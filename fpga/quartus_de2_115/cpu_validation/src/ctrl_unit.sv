==> flow/design.v <==
module ctrl_unit (
    input logic clk,
    input logic rst_n,
    input logic mode,
    input logic [31:0] IR,
    input logic mul_valid_out,
    output logic [4:0] rs_addr,
    output logic [4:0] rt_addr,
    output logic [4:0] rd_addr,
    output logic [15:0]imm_val,
    output logic upbound,
    output logic clr_pc,
    output logic ld_pc,
    output logic [1:0] pc_sel,
    output logic clr_ir,
    output logic ld_ir,
    output logic ld_a,
    output logic ld_b,
    output logic ld_aluout,
    output logic ld_mdr,
    output logic alu_b_sel,
    output logic [3:0] alu_op,
    output logic use_slt,
    output logic [4:0] shamt,
    output logic mul_valid_in,
    output logic lo_hi,
    output logic use_mul,
    output logic br_sel,
    output logic mem_en_ctrl,
    output logic mem_wen_ctrl, 
    output logic [1:0] mem_size,
    output logic mem_unsigned,
    output logic reg_we,
    output logic [1:0] waddr_sel,
    output logic [1:0] wdata_sel,
    output logic [3:0] clr_flag,
    output logic flag_en
);
    logic [5:0] opcode, funct;
    logic [4:0] shamt_dec;
    assign opcode = IR[31:26];
    assign rs_addr = IR[25:21];
    assign rt_addr = IR[20:16];
    assign rd_addr = IR[15:11];
    assign shamt_dec = IR[10:6];
    assign funct = IR[5:0];
    assign imm_val = IR[15:0];
    localparam logic [5:0] OP_RTYPE = 6'b000000;
    localparam logic [5:0] OP_JMP = 6'b000001;
    localparam logic [5:0] OP_JAL = 6'b000011;
    localparam logic [5:0] OP_BEQ = 6'b000100;
    localparam logic [5:0] OP_BNE = 6'b000101;
    localparam logic [5:0] OP_LW = 6'b000110;
    localparam logic [5:0] OP_SW = 6'b000111;
    localparam logic [5:0] OP_LB = 6'b001000;
    localparam logic [5:0] OP_LBU = 6'b001001;
    localparam logic [5:0] OP_SB = 6'b001010;
    localparam logic [5:0] OP_LH = 6'b001011;
    localparam logic [5:0] OP_LHU = 6'b001100;
    localparam logic [5:0] OP_SH = 6'b001101;
    localparam logic [5:0] OP_LUI = 6'b001110;
    localparam logic [5:0] OP_SLTI = 6'b001111;
    localparam logic [5:0] OP_ADDI = 6'b010000;
    localparam logic [5:0] OP_ANDI = 6'b010001;
    localparam logic [5:0] OP_ORI = 6'b010010;
    localparam logic [5:0] OP_XORI = 6'b010011;
    localparam logic [5:0] FN_JR = 6'b000010;
    localparam logic [5:0] FN_SLT = 6'b001111;
    localparam logic [5:0] FN_ADD = 6'b010000;
    localparam logic [5:0] FN_AND = 6'b010001;
    localparam logic [5:0] FN_OR = 6'b010010;
    localparam logic [5:0] FN_XOR = 6'b010011;
    localparam logic [5:0] FN_SUB = 6'b010100;
    localparam logic [5:0] FN_SLL = 6'b010101;
    localparam logic [5:0] FN_SRL = 6'b010110;
    localparam logic [5:0] FN_SRA = 6'b010111;
    localparam logic [5:0] FN_MULLO = 6'b011000;
    localparam logic [5:0] FN_MULHI = 6'b011001;
    localparam logic [3:0] ALU_ADD = 4'b0000;
    localparam logic [3:0] ALU_SUB = 4'b0001;
    localparam logic [3:0] ALU_SLL = 4'b0010;
    localparam logic [3:0] ALU_SRL = 4'b0011;
    localparam logic [3:0] ALU_SRA = 4'b0100;
    localparam logic [3:0] ALU_AND = 4'b0101;
    localparam logic [3:0] ALU_OR = 4'b0110;
    localparam logic [3:0] ALU_XOR = 4'b0111;
    logic is_rtype, is_nop;
    logic is_jmp, is_jal, is_branch, is_beq, is_bne, is_jr;
    logic is_alu_imm;
    logic is_load, is_store, is_store_rmw;
    logic is_mul, is_mul_lo, is_mul_hi;
    logic is_slt, is_slti;
    assign is_rtype = (opcode == OP_RTYPE);
    assign is_nop = (IR == 32'd0);
    assign is_jmp = (opcode == OP_JMP);
    assign is_jal = (opcode == OP_JAL);
    assign is_beq = (opcode == OP_BEQ);
    assign is_bne = (opcode == OP_BNE);
    assign is_branch = is_beq | is_bne;
    assign is_jr = is_rtype && (funct == FN_JR);
    assign is_load = (opcode == OP_LW) | (opcode == OP_LB)  | (opcode == OP_LBU) | (opcode == OP_LH)  | (opcode == OP_LHU);
    assign is_store = (opcode == OP_SW) | (opcode == OP_SB)  | (opcode == OP_SH);
    assign is_store_rmw = (opcode == OP_SB) | (opcode == OP_SH);
    assign is_alu_imm = (opcode == OP_ADDI) | (opcode == OP_ANDI) | (opcode == OP_ORI) | (opcode == OP_XORI) | (opcode == OP_LUI) | (opcode == OP_SLTI);
    assign is_mul_lo = is_rtype && (funct == FN_MULLO);
    assign is_mul_hi = is_rtype && (funct == FN_MULHI);
    assign is_mul = is_mul_lo | is_mul_hi;
    assign is_slt = is_rtype && (funct == FN_SLT);
    assign is_slti = (opcode == OP_SLTI);
    assign upbound = (opcode == OP_LUI);
    always_comb begin
        mem_size = 2'b10;
        mem_unsigned = 1'b0;
        unique case (opcode)
            OP_LB: begin mem_size = 2'b00; mem_unsigned = 1'b0; end
            OP_LBU: begin mem_size = 2'b00; mem_unsigned = 1'b1; end
            OP_LH: begin mem_size = 2'b01; mem_unsigned = 1'b0; end
            OP_LHU: begin mem_size = 2'b01; mem_unsigned = 1'b1; end
            OP_LW: begin mem_size = 2'b10; mem_unsigned = 1'b0; end
            OP_SB: begin mem_size = 2'b00; end
            OP_SH: begin mem_size = 2'b01; end
            OP_SW: begin mem_size = 2'b10; end
            default: begin end
        endcase
    end
    typedef enum logic [4:0] {
        S_RESET,
        S_IF,
        S_ID,
        S_EX_R,
        S_EX_I,
        S_EX_ADDR,
        S_EX_BR,
        S_JUMP,
        S_MEM_RD1,
        S_MEM_RD2,
        S_WB_LD,
        S_MEM_WR,
        S_RMW_RD1,
        S_RMW_RD2,
        S_RMW_WR,
        S_MUL_START,
        S_MUL_WAIT1,
        S_MUL_CAP,
        S_WB_R
    } state_t;
    state_t state, state_n;
    always_ff @(posedge clk or negedge rst_n) begin
        if (!rst_n) state <= S_RESET;
        else state <= state_n;
    end
    always_comb begin
        clr_pc = 1'b0;
        ld_pc = 1'b0;
        pc_sel = 2'd0;
        clr_ir = 1'b0;
        ld_ir = 1'b0;
        ld_a = 1'b0;
        ld_b = 1'b0;
        ld_aluout = 1'b0;
        use_slt = 1'b0;
        ld_mdr = 1'b0;
        alu_b_sel = 1'b0;
        alu_op = ALU_ADD;
        shamt = 5'd0;
        mul_valid_in = 1'b0;
        lo_hi = 1'b0;
        use_mul = 1'b0;
        br_sel = 1'b0;
        mem_en_ctrl = 1'b0;
        mem_wen_ctrl = 1'b0;
        reg_we = 1'b0;
        waddr_sel = 2'd0;
        wdata_sel = 2'd0;
        clr_flag = 4'b0000;
        flag_en = 1'b0;
        state_n = state;
        unique case (state)
            S_RESET: begin
                clr_pc  = 1'b1;
                clr_ir  = 1'b1;
                state_n = S_IF;
            end
            S_IF: begin
                ld_ir   = 1'b1;
                state_n = S_ID;
            end
            S_ID: begin
                ld_a = 1'b1;
                ld_b = 1'b1;
                if (is_nop) begin
                    ld_pc = 1'b1;
                    pc_sel = 2'd0;
                    state_n = S_IF;                    
                end else if (is_jmp | is_jal) state_n = S_JUMP;
                else if (is_jr | is_branch) state_n = S_EX_BR;
                else if (is_load | is_store) state_n = S_EX_ADDR;
                else if (is_mul) state_n = S_MUL_START;
                else if (is_alu_imm) state_n = S_EX_I;
                else if (is_rtype) state_n = S_EX_R;
                else begin
                    ld_pc = 1'b1;
                    pc_sel = 2'd0;
                    state_n = S_IF;
                end
            end
            S_EX_R: begin
                alu_b_sel = 1'b0;
                shamt = shamt_dec;
                unique case (funct)
                    FN_ADD: alu_op = ALU_ADD;
                    FN_SUB: alu_op = ALU_SUB;
                    FN_AND: alu_op = ALU_AND;
                    FN_OR : alu_op = ALU_OR;
                    FN_XOR: alu_op = ALU_XOR;
                    FN_SLL: alu_op = ALU_SLL;
                    FN_SRL: alu_op = ALU_SRL;
                    FN_SRA: alu_op = ALU_SRA;
                    FN_SLT: begin
                        alu_op = ALU_SUB;
                        use_slt = 1'b1; 
                    end
                    default: alu_op = ALU_ADD;
                endcase
                use_mul = 1'b0;
                ld_aluout = 1'b1;
                if (!(funct == FN_SLT)) flag_en = 1'b1;
                state_n = S_WB_R;
            end
            S_EX_I: begin
                alu_b_sel = 1'b1;
                shamt = 5'd0;
                unique case (opcode)
                    OP_ADDI: alu_op = ALU_ADD;
                    OP_ANDI: alu_op = ALU_AND;
                    OP_ORI : alu_op = ALU_OR;
                    OP_XORI: alu_op = ALU_XOR;
                    OP_LUI : alu_op = ALU_ADD;
                    OP_SLTI: begin
                        alu_op = ALU_SUB;
                        use_slt = 1'b1;
                    end
                    default: alu_op = ALU_ADD;
                endcase
                use_mul = 1'b0;
                ld_aluout = 1'b1;
                if (opcode != OP_SLTI) flag_en = 1'b1;
                state_n = S_WB_R;
            end
            S_EX_BR: begin
                if (is_jr) begin
                    ld_pc = 1'b1;
                    pc_sel = 2'd2;
                    state_n = S_IF;
                end else begin
                    alu_b_sel = 1'b0;
                    alu_op = ALU_SUB;
                    br_sel = is_beq ? 1'b1 : 1'b0;
                    ld_pc = 1'b1;
                    pc_sel = 2'd1;
                    state_n = S_IF;
                end
            end
            S_JUMP: begin
                ld_pc = 1'b1;
                pc_sel = 2'd3;
                if (is_jal) begin
                    reg_we = 1'b1;
                    waddr_sel = 2'd2;  
                    wdata_sel = 2'd2;  
                end
                state_n = S_IF;
            end
            S_EX_ADDR: begin
                alu_b_sel = 1'b1;
                alu_op = ALU_ADD;
                use_mul = 1'b0;
                ld_aluout = 1'b1;
                if (is_load) state_n = S_MEM_RD1;
                else if (is_store) state_n = (is_store_rmw ? S_RMW_RD1 : S_MEM_WR);
                else state_n = S_IF;
            end
            S_MEM_RD1: begin
                mem_en_ctrl = 1'b1;
                mem_wen_ctrl = 1'b0;
                state_n = S_MEM_RD2;
            end
            S_MEM_RD2: begin
                ld_mdr = 1'b1;
                state_n = S_WB_LD;
            end
            S_WB_LD: begin
                reg_we = 1'b1;
                waddr_sel = 2'd1;  
                wdata_sel = 2'd1;  
                ld_pc = 1'b1;
                pc_sel = 2'd0;
                state_n = S_IF;
            end
            S_MEM_WR: begin
                mem_en_ctrl = 1'b1;
                mem_wen_ctrl = 1'b1;  
                ld_pc = 1'b1;
                pc_sel = 2'd0;
                state_n = S_IF;
            end
            S_RMW_RD1: begin
                mem_en_ctrl = 1'b1;
                mem_wen_ctrl = 1'b0;
                state_n = S_RMW_RD2;
            end
            S_RMW_RD2: begin
                ld_mdr = 1'b1;
                state_n = S_RMW_WR;
            end
            S_RMW_WR: begin
                mem_en_ctrl = 1'b1;
                mem_wen_ctrl = 1'b1;
                ld_pc = 1'b1;
                pc_sel = 2'd0;
                state_n = S_IF;
            end
            S_MUL_START: begin
                use_mul = 1'b1;
                mul_valid_in = 1'b1;
                lo_hi = is_mul_lo ? 1'b1 : 1'b0;
                state_n = S_MUL_WAIT1;
            end
            S_MUL_WAIT1: begin
                use_mul = 1'b1;
                lo_hi = is_mul_lo ? 1'b1 : 1'b0;
                state_n = S_MUL_CAP;
            end
            S_MUL_CAP: begin
                use_mul = 1'b1;
                lo_hi = is_mul_lo ? 1'b1 : 1'b0;
                ld_aluout = 1'b1;
                state_n = S_WB_R;
            end
            S_WB_R: begin
                reg_we = 1'b1;
                wdata_sel = 2'd0;
                if (is_alu_imm) waddr_sel = 2'd1;
                else waddr_sel = 2'd0;
                ld_pc = 1'b1;
                pc_sel = 2'd0;
                state_n = S_IF;
            end
            default: state_n = S_IF;
        endcase
    end
endmodule
== Reports on ctrl_unit ==
What the tools print for ctrl_unit, step after step.
Lines are those of the file above, counted from 1.
Operators: Yosys type, input widths -> output width; for muxes data width and select width s.
Cell names lack the library's common part.
Not given: --

* Design top: ctrl_unit
* Clock input: clk
* Cell library: sky130hd
* Library corner: tt_025C_1v80

== Elaborated design ==
Yosys after proc, flatten, opt, wreduce and memory -nomap, before mapping. Enables and synchronous resets that opt folds into registers are not counted as muxes. Memory bits, and registers merged into a memory's read port (data or address), are not among the register bits. Print and check cells are not counted. Equal cells are merged and count once.
Memory sizes are those after Yosys's memory passes, which may raise the word count (mostly to a power of two), join words into wider ones and drop unused or constant bits.

* Eq/ne operators: 41
* Mux-type cells: 53
* Bitwise operators: 17
* Reduce/logical cells: 16

{| class="wikitable"
|+ Operators with widths
! kind !! number
|-
| $eq 6x4->1 const B || 9
|-
| $pmux 5 s10 || 1
|-
| $eq 5x4->1 const B || 8
|-
| $eq 6x5->1 const B || 6
|-
| $logic_not 32->1 || 1
|-
| $mux 1 || 28
|-
| $mux 4 || 7
|-
| $eq 6x3->1 const B || 4
|-
| $eq 5x3->1 const B || 4
|-
| $or 1x1->1 || 17
|-
| $eq 5x5->1 const B || 3
|-
| $eq 6x2->1 const B || 2
|-
| $pmux 4 s3 || 1
|-
| $pmux 3 s4 || 1
|-
| $eq 5x2->1 const B || 2
|-
| $mux 5 || 2
|-
| $mux 3 || 3
|-
| $reduce_or 2->1 || 4
|-
| $reduce_or 4->1 || 2
|-
| $pmux 2 s2 || 2
|-
| $pmux 1 s2 || 4
|-
| $reduce_or 3->1 || 2
|-
| $eq 6x1->1 const B || 1
|-
| $ne 6x4->1 const B || 1
|-
| $logic_not 6->1 || 1
|-
| $reduce_or 6->1 || 1
|-
| $pmux 2 s3 || 1
|-
| $mux 2 || 3
|}

Not listed: further kinds 4, cells in them 6.

* Bits in registers: 5
* ROM bits: 176
* Memories: 2
* Bits of input ports: 36
* Output and inout port bits: 72

{| class="wikitable"
|+ Memory list
! name !! words !! bits a word !! rd ports !! write ports !! line !! text
|-
| (no name shown) || 32 || 4 || 1 || 0 || 210 || <nowiki>unique case (funct)</nowiki>
|-
| (no name shown) || 16 || 3 || 1 || 0 || 114 || <nowiki>unique case (opcode)</nowiki>
|}

== Depth ==
Depth = most cells in a row (Yosys ltp): at word level without a register or memory, in the mapped netlist without a sequential cell, where the memories' decode and read muxes count.

* Depth in word-level cells: 13
* ABC_AREA: 0
* Depth in mapped cells: 6
* Mapped depth without buffers: 6

== After synthesis ==
Source: synth_stat.txt of the flow (Yosys; design flattened, memories mapped). It holds for the ABC_AREA given above (unset counts as 0); a run with the other value may have another netlist.

{| class="wikitable"
|+ Cells by type
! cell !! number !! area in all (µm²)
|-
| dfrtp_1 || 18 || 450.432
|-
| buf_4 || 39 || 292.781
|-
| ha_1 || 5 || 62.56
|-
| nand2_1 || 12 || 45.043
|-
| nor3_1 || 9 || 45.043
|-
| nor4_4 || 2 || 42.541
|-
| nor2_1 || 11 || 41.29
|-
| or3_1 || 6 || 37.536
|-
| a21oi_1 || 7 || 35.034
|-
| and2_1 || 5 || 31.28
|-
| nor4_1 || 5 || 31.28
|-
| nand3_1 || 6 || 30.029
|-
| dfstp_2 || 1 || 26.275
|-
| inv_1 || 7 || 26.275
|-
| nor2b_1 || 4 || 25.024
|-
| o21ai_0 || 5 || 25.024
|-
| a211oi_1 || 3 || 22.522
|-
| buf_6 || 2 || 22.522
|}

Other cell types: 30; their cells: 41.

* Mapped cells: 188
* Synthesis area: 1594.0 µm²
* Mapped flip-flops: 19
* Buffers: 45

== Worst setup path after synthesis ==
OpenSTA on the mapped netlist: ideal clock, no wires. The path of least setup slack (recovery checks aside). Input and output delay are each 20% of the period. Register names are those of the netlist, which keeps one name where synthesis merged equal registers.

* Kind: input port to output port
* Start: input IR[0]
* End: output ld_pc
* Clock period: 2670 ps
* Data arrival time: 1684 ps
* Required time: 2136 ps
* Path slack: 452 ps
* Delay of the path: 1150 ps
* Stages: 6
* Path buffers: 0
* Synthesis period reached: 2218 ps

"delay of the path" is the arrival time less input delay plus setup time.
At an output port there is no setup time.
"stages" counts driving pins, that of a launching flip-flop among them; a cell with two outputs on the path counts twice.
"synthesis period reached" is the clock period less the worst setup slack; recovery checks do not enter. This is arithmetic on one report: input and output delays are still those of the set period (20% each).
Between the ends stands the longest chain of elaborated cells between them, by number of cells; it is not shown to be the way that was timed. Of several equally long chains one is given.
Each line given opens the expression or statement behind the cell; cells for indexed reads and writes are added by Yosys, which also makes memories of some case tables.

* Cells stage by stage: inv_1 > ha_1 > nor4b_1 > nand4_1 > or3_1 > nand4_1
* Length of the longest elaborated chain: 9

{| class="wikitable"
|+ RTL lines, path after synthesis
! element !! line !! text
|-
| from (decl) || 5 || <nowiki>input logic [31:0] IR,</nowiki>
|-
| $eq 6x5->1 || 105 || <nowiki>assign is_mul_lo = is_rtype && (funct == FN_MULLO);</nowiki>
|-
| $logic_and 1x1->1 || 105 ||
|-
| $or 1x1->1 || 107 || <nowiki>assign is_mul = is_mul_lo | is_mul_hi;</nowiki>
|-
| $mux 1 || 198 || <nowiki>else if (is_mul) state_n = S_MUL_START;</nowiki>
|-
| $mux 1 || 197 || <nowiki>else if (is_load | is_store) state_n = S_EX_ADDR;</nowiki>
|-
| $mux 1 || 196 || <nowiki>else if (is_jr | is_branch) state_n = S_EX_BR;</nowiki>
|-
| $mux 1 || 195 || <nowiki>end else if (is_jmp | is_jal) state_n = S_JUMP;</nowiki>
|-
| $mux 1 || 191 || <nowiki>if (is_nop) begin</nowiki>
|-
| $pmux 1 s2 || 178 || <nowiki>unique case (state)</nowiki>
|-
| to (decl) || 13 || <nowiki>output logic ld_pc,</nowiki>
|}

== Worst path after layout ==
Path of least setup slack in the final report of entry A (OpenROAD, finished layout, wires in). Where an end is a register, its clock arrival counts in the times.
The path's times are printed in steps of 10 ps; the period is the one set.

* Kind: input port to output port
* Start: input IR[5]
* End: output alu_op[0]
* Clock period: 2690 ps
* Data arrival time: 1900 ps
* Required time: 2150 ps
* Path slack: 250 ps
* Stages: 7
* Path buffers: 3

Between the ends stands the longest chain of elaborated cells between them, by number of cells; it is not shown to be the way that was timed. Of several equally long chains one is given.

* Cells stage by stage: buf_6 > nor4_4 > buf_4 > nand2_2 > o21a_1 > a311o_1 > buf_2
* Length of the longest elaborated chain: 4

{| class="wikitable"
|+ RTL lines, path after layout
! element !! line !! text
|-
| from (decl) || 5 || <nowiki>input logic [31:0] IR,</nowiki>
|-
| $eq 6x2->1 || 100 || <nowiki>assign is_jr = is_rtype && (funct == FN_JR);</nowiki>
|-
| $logic_and 1x1->1 || 100 ||
|-
| $mux 1 || 251 || <nowiki>if (is_jr) begin</nowiki>
|-
| $pmux 4 s3 || 178 || <nowiki>unique case (state)</nowiki>
|-
| to (decl) || 22 || <nowiki>output logic [3:0] alu_op,</nowiki>
|}

Data sheet: physical implementation of ctrl_unit

Measured data: module ctrl_unit, platform sky130hd, 2 stored runs of the flow under differing settings, order arbitrary. Input and output delays are each 20% of the period that was set; the output load is 0.01 pF.
By "critical setup path time" is meant the share of the clock period that the worst setup path is allowed (20% is reserved at inputs, 20% at outputs), minus its slack. Clock arrival times at its registers enter into it.
"total design power": no workload was simulated; the value follows from the tool's default switching activity.
"critical setup path time" is known to 10 ps.

=== Entry A ===
{| class="wikitable"
! Setting !! Value
|-
| period_ns || 2.69
|-
| CORE_UTILIZATION || 41
|-
| SETUP_SLACK_MARGIN || 0.25
|-
| PLACE_DENSITY_LB_ADDON || 0.19
|-
| HOLD_SLACK_MARGIN || -0.04
|-
| CORE_ASPECT_RATIO || 1.7
|-
| CELL_PAD_IN_SITES_GLOBAL_PLACEMENT || 0
|-
| GPL_ROUTABILITY_DRIVEN || 0
|-
| CTS_CLUSTER_SIZE || 55
|-
| CAP_MARGIN || 10
|-
| SLEW_MARGIN || 35
|-
| MIN_ROUTING_LAYER || met1
|-
| CORE_MARGIN || 2
|-
! Result !! Value
|-
| Standard-cell area after layout || 2836.5 µm²
|-
| Synthesis area || 1594.0 µm²
|-
| Total design power || 0.7924 mW
|-
| Setup TNS || 0 ps
|-
| Overall die area || 4420.0 µm²
|-
| Critical setup path time || 1360 ps
|-
| Critical path kind || input port to output port
|-
| Setup slack of the worst path || 255 ps
|}

=== Entry B ===
{| class="wikitable"
! Setting !! Value
|-
| period_ns || 1.65
|-
| CAP_MARGIN || 20
|-
| CORE_MARGIN || 2
|-
| CORE_UTILIZATION || 40
|-
| SLEW_MARGIN || 20
|-
! Result !! Value
|-
| Standard-cell area after layout || 3315.7 µm²
|-
| Synthesis area || 1594.0 µm²
|-
| Total design power || 1.459 mW
|-
| Setup TNS || -2971 ps
|-
| Overall die area || 4505.8 µm²
|-
| Critical setup path time || 1390 ps
|-
| Critical path kind || input port to output port
|-
| Setup slack of the worst path || -400 ps
|}
